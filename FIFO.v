==> flow/design.v <==
module fifo(
  input clk,
  input rst,
  input [7:0] buf_in,
  input wr_en,
  input rd_en,
  output reg [7:0] buf_out,
  output reg buf_empty,
  output reg buf_full,
  output reg [7:0] fifo_counter
);
  reg [7:0] fifo_counter_next;
  reg [7:0] wr_ptr;
  reg [7:0] rd_ptr;
  reg [7:0] buf_mem [63:0];
  always @(posedge clk or posedge rst) begin
    if (rst) begin
      fifo_counter <= 0;
      wr_ptr <= 0;
      rd_ptr <= 0;
      buf_out <= 0;
      buf_empty <= 1;
      buf_full <= 0;
    end else begin
      if (wr_en && !buf_full) begin
        buf_mem[wr_ptr] <= buf_in;
        wr_ptr <= (wr_ptr == 63) ? 0 : wr_ptr + 1;
      end
      if (rd_en && !buf_empty) begin
        buf_out <= buf_mem[rd_ptr];
        rd_ptr <= (rd_ptr == 63) ? 0 : rd_ptr + 1;
      end
      fifo_counter_next <= fifo_counter;
      if (!buf_full && wr_en) begin
        fifo_counter_next <= fifo_counter + 1;
      end else if (!buf_empty && rd_en) begin
        fifo_counter_next <= fifo_counter - 1;
      end
      buf_empty <= (fifo_counter_next == 0);
      buf_full <= (fifo_counter_next == 64);
      fifo_counter <= fifo_counter_next;
    end
  end
endmodule
# [Step by step through the tools: fifo]
# Tool output for the design above, in the order of the flow.
# Lines are those of the file above, counted from 1.
# Operators carry their Yosys type and port widths (W data, S select, Z words).
# Cell names lack the library's common part.
# Not given: -
[inputs] top_module="fifo" clk_port="clk" lib="sky130hd" pvt_corner="tt_025C_1v80"

# [Word-level counts]
# Yosys after proc, flatten, opt, wreduce and memory -nomap, before mapping. Print and check cells are not counted. Equal cells are merged and count once.
[word_totals] ff_bits=554 inputBits=12 out_inout_bits=18 word_cells=281
[classes] add_sub_neg=4 n_eq=129 mux=5 bitwise=1 reduce_and_logical=71
[op_table] cell="$pmux W8 S64" count=1
[op_table] cell="$eq A6 B6 Y1 const B" count=64
[op_table] cell="$reduce_and A3 Y1" count=64
[op_table] cell="$eq A6 B5 Y1 const B" count=32
[op_table] cell="$eq A6 B4 Y1 const B" count=16
[op_table] cell="$eq A6 B3 Y1 const B" count=8
[op_table] cell="$mux W8" count=4
[op_table] cell="$eq A6 B2 Y1 const B" count=4
[op_table] cell="$add A8 B1 Y8 const B" count=3
[op_table] cell="$eq A8 B6 Y1 const B" count=2
[op_table] cell="$eq A6 B1 Y1 const B" count=2
[op_table] cell="$logic_not A6 Y1" count=2
[op_table] cell="$sub A8 B1 Y8 const B" count=1
[op_table] cell="$eq A8 B7 Y1 const B" count=1
[op_table] cell="$logic_not A8 Y1" count=1
[op_table] cell="$logic_and A1 B1 Y1" count=2
[op_table] cell="$logic_not A1 Y1" count=2
[op_table] cell="$not A1 Y1" count=1

# [Depth]
# Longest topological path by Yosys (ltp), each cell counted once; first at word level (registers and memories cut), then after technology mapping (sequential cells cut; the memories' decode and read muxes count).
[logic_depth] word_depth=4 ABC_AREA=0 mapped_depth=11 mapped_depth_nobuf=9

# [Netlist]
# The flow's flattened synthesis, as Yosys stat reports it; memories are mapped. The netlist is that of the ABC_AREA named above (0 if unset); the other value can give another one.
# Totals and module areas in this step are rounded.
[types] cell="edfxtp_1" count=520 area_total_um2=1.56E+04
[types] cell="dfrtp_1" count=33 area_total_um2=825.792
[types] cell="a22oi_1" count=92 area_total_um2=690.662
[types] cell="nor2_1" count=126 area_total_um2=472.954
[types] cell="a32oi_1" count=48 area_total_um2=420.403
[types] cell="nand2_1" count=81 area_total_um2=304.042
[types] cell="a221oi_1" count=29 area_total_um2=253.994
[types] cell="mux2i_1" count=24 area_total_um2=240.23
[types] cell="nand3_1" count=44 area_total_um2=220.211
[types] cell="nand4_1" count=34 area_total_um2=212.704
[types] cell="a22o_1" count=21 area_total_um2=183.926
[types] cell="clkbuf_1" count=38 area_total_um2=142.637
[types] cell="ha_1" count=10 area_total_um2=125.12
[types] cell="a32o_1" count=11 area_total_um2=110.106
[types] cell="o21ai_0" count=22 area_total_um2=110.106
[types] cell="and3_1" count=17 area_total_um2=106.352
[types] cell="nor3_1" count=20 area_total_um2=100.096
[types] cell="xnor2_1" count=11 area_total_um2=96.342
# Not listed: further types 52, cells in them 195.
[synth_totals] cells=1376 mapped_area_um2=22000 seqArea_um2=16000 flip_flops=554 buf_cells=65

# [Timing after synthesis]
# OpenSTA on the mapped netlist: ideal clock, no wires. The path of least setup slack (recovery checks aside). Input and output delay are each 20% of the period. Register names are those of the netlist, which keeps one name where synthesis merged equal registers.
[synth_timing] path_type="reg-to-reg" from="register rd_ptr[0]" to="register buf_out[2]" tclk_ps=3010 setup_time_ps=125 launch_ps=0 t_arrival_ps=2442 required_ps=2885 slack_ps=443 delay_ps=2567 driving_pins=11 path_buffers=2 period_less_setup_slack_ps=2567
# "delay_ps" is the arrival time less input delay plus setup time.
# "driving_pins" counts driving pins, that of a launching flip-flop among them; a cell with two outputs on the path counts twice.
# "period_less_setup_slack_ps" is the clock period less the worst setup slack; recovery checks do not enter. This is arithmetic on one report: input and output delays are still those of the set period (20% each).
# The rows between start and end are the longest chain of elaborated cells between them; the timing report does not say that the signal goes this way. Where chains are equally long, one stands for them.
# Each line given opens the expression or statement behind the cell; cells for indexed reads and writes are added by Yosys, which also makes memories of some case tables.
[synth_via] cell_sequence="dfrtp_1 > ha_1 > buf_6 > and3b_1 > buf_6 > and3_4 > a2111oi_4 > nand3_1 > or4_1 > nor4_1 > o21bai_1" elab_chain_cells=2 cone_cells=65 lines_between=1 classes_between="63 x eq/ne; 1 x mux; 1 x reduce/logical"
[synth_rtl] item="from (decl)" line=14 rtl="reg [7:0] rd_ptr;"
[synth_rtl] item="from (assign)" line=20 rtl="rd_ptr <= 0;"
[synth_rtl] item="from (assign)" line=31 rtl="rd_ptr <= (rd_ptr == 63) ? 0 : rd_ptr + 1;"
[synth_rtl] item="$eq A6 B6 Y1" line=30 rtl="buf_out <= buf_mem[rd_ptr];"
[synth_rtl] item="$pmux W8 S64" line=30
[synth_rtl] item="to (assign)" line=21 rtl="buf_out <= 0;"
[synth_rtl] item="to (assign)" line=30
[synth_rtl] item="to (decl)" line=7 rtl="output reg [7:0] buf_out,"

# [Timing after layout]
# From the final timing report of stored run 2: the path of least setup slack in the routed layout; clock arrival at registers is part of the times.
# The report prints the path's times to 10 ps; the period is as set.
[layout_timing] path_type="reg-to-reg" from="register rd_ptr[1]" to="register buf_out[5]" tclk_ps=2050 setup_time_ps=120 launch_ps=590 t_arrival_ps=3590 required_ps=2530 slack_ps=-1060 driving_pins=11 path_buffers=2
# The rows between start and end are the longest chain of elaborated cells between them; the timing report does not say that the signal goes this way. Where chains are equally long, one stands for them.
[layout_via] cell_sequence="dfrtp_2 > buf_6 > ha_4 > clkbuf_16 > a22oi_2 > o22ai_4 > a221oi_4 > nand4_1 > or4_4 > and4b_1 > o21ai_1" elab_chain_cells=2 cone_cells=65 lines_between=1 classes_between="63 x eq/ne; 1 x mux; 1 x reduce/logical"
[layout_rtl] item="from (decl)" line=14 rtl="reg [7:0] rd_ptr;"
[layout_rtl] item="from (assign)" line=20 rtl="rd_ptr <= 0;"
[layout_rtl] item="from (assign)" line=31 rtl="rd_ptr <= (rd_ptr == 63) ? 0 : rd_ptr + 1;"
[layout_rtl] item="$eq A6 B6 Y1" line=30 rtl="buf_out <= buf_mem[rd_ptr];"
[layout_rtl] item="$pmux W8 S64" line=30
[layout_rtl] item="to (assign)" line=21 rtl="buf_out <= 0;"
[layout_rtl] item="to (assign)" line=30
[layout_rtl] item="to (decl)" line=7 rtl="output reg [7:0] buf_out,"

Appendix: measured runs

Measured data: module fifo, platform sky130hd, 2 stored runs of the flow under differing settings, order arbitrary. Input and output delays are each 20% of the period that was set; the output load is 0.01 pF.
"period_reached_ps" is the run's clock period less its worst setup slack. It is reckoned from that one timing run; input and output delays stay at 20% of the period that was set.
"worst_path_allowed_less_slack_ps" = time allowed to the worst setup path (clock period - input delay - output delay, where it has them) - its slack; a late launch clock adds to it, a late capture clock takes from it.
By "power.total_uw" is meant OpenSTA's value without simulated activity: inputs other than the clock are taken to toggle once in ten clock periods, and the tool carries that through the logic.
"worst_path_allowed_less_slack_ps" is given in steps of 10 ps.
The results are shown rounded.

[flow] stored run 1: files
==> flow/run.sh <==
#!/bin/bash
# the make line also repeats the synthesis and layout settings of config.mk as NAME=value (left out here)
make -C /OpenROAD-flow-scripts/flow DESIGN_CONFIG=/design/flow/config.mk WORK_HOME=/design/flow/orfs CLKGATE_MAP_FILE= finish
==> flow/config.mk <==
export PLATFORM = sky130hd
export DESIGN_NAME = fifo
export DESIGN_NICKNAME = fifo
export VERILOG_FILES = /design/flow/design.v
export SDC_FILE = /design/flow/constraint.sdc
export NUM_CORES = 4
export LEC_CHECK = 0
export CAP_MARGIN = 5
export CELL_PAD_IN_SITES_DETAIL_PLACEMENT = 1
export CORE_MARGIN = 2
export CORE_UTILIZATION = 64
export GPL_TIMING_DRIVEN = 0
export MIN_ROUTING_LAYER = met2
export PLACE_DENSITY_LB_ADDON = 0.02
export SLEW_MARGIN = 20
==> flow/constraint.sdc <==
create_clock -name core_clock -period 3.38 [get_ports {clk}]
set_input_delay 0.6760 -clock core_clock [delete_from_list [all_inputs] [get_ports {clk}]]
set_output_delay 0.6760 -clock core_clock [all_outputs]
set_load 0.01 [all_outputs]

[flow] stored run 1: did not finish, routing stopped with GRT-0116

[flow] stored run 2: files
==> flow/run.sh <==
#!/bin/bash
# the make line also repeats the synthesis and layout settings of config.mk as NAME=value (left out here)
make -C /OpenROAD-flow-scripts/flow DESIGN_CONFIG=/design/flow/config.mk WORK_HOME=/design/flow/orfs CLKGATE_MAP_FILE= finish
==> flow/config.mk <==
export PLATFORM = sky130hd
export DESIGN_NAME = fifo
export DESIGN_NICKNAME = fifo
export VERILOG_FILES = /design/flow/design.v
export SDC_FILE = /design/flow/constraint.sdc
export NUM_CORES = 4
export LEC_CHECK = 0
export ABC_AREA = 0
export CAP_MARGIN = 20
export CELL_PAD_IN_SITES_GLOBAL_PLACEMENT = 2
export CORE_ASPECT_RATIO = 1.01
export CORE_MARGIN = 10
export CORE_UTILIZATION = 60
export CTS_CLUSTER_SIZE = 84
export GPL_TIMING_DRIVEN = 0
export HOLD_SLACK_MARGIN = -0.07
export PLACE_DENSITY_LB_ADDON = 0.26
export SETUP_SLACK_MARGIN = 0.06
export SLEW_MARGIN = 35
export TNS_END_PERCENT = 35
==> flow/constraint.sdc <==
create_clock -name core_clock -period 2.05 [get_ports {clk}]
set_input_delay 0.4100 -clock core_clock [delete_from_list [all_inputs] [get_ports {clk}]]
set_output_delay 0.4100 -clock core_clock [all_outputs]
set_load 0.01 [all_outputs]

[flow] stored run 2: metrics
[metrics] power.total_uw = 32000
[metrics] dieArea_um2 = 44000
[metrics] holdWs_ps = 170
[metrics] worst_path_allowed_less_slack_ps = 3110
[metrics] worstPathKind = reg-to-reg
[metrics] finalUtil_frac = 0.78
[metrics] synth_area_um2 = 22000
[metrics] period_reached_ps = 3114
[metrics] tns_ps = -9000
[metrics] setup_ws_ps = -1100
[metrics] post_route_stdcell_area_um2 = 28000
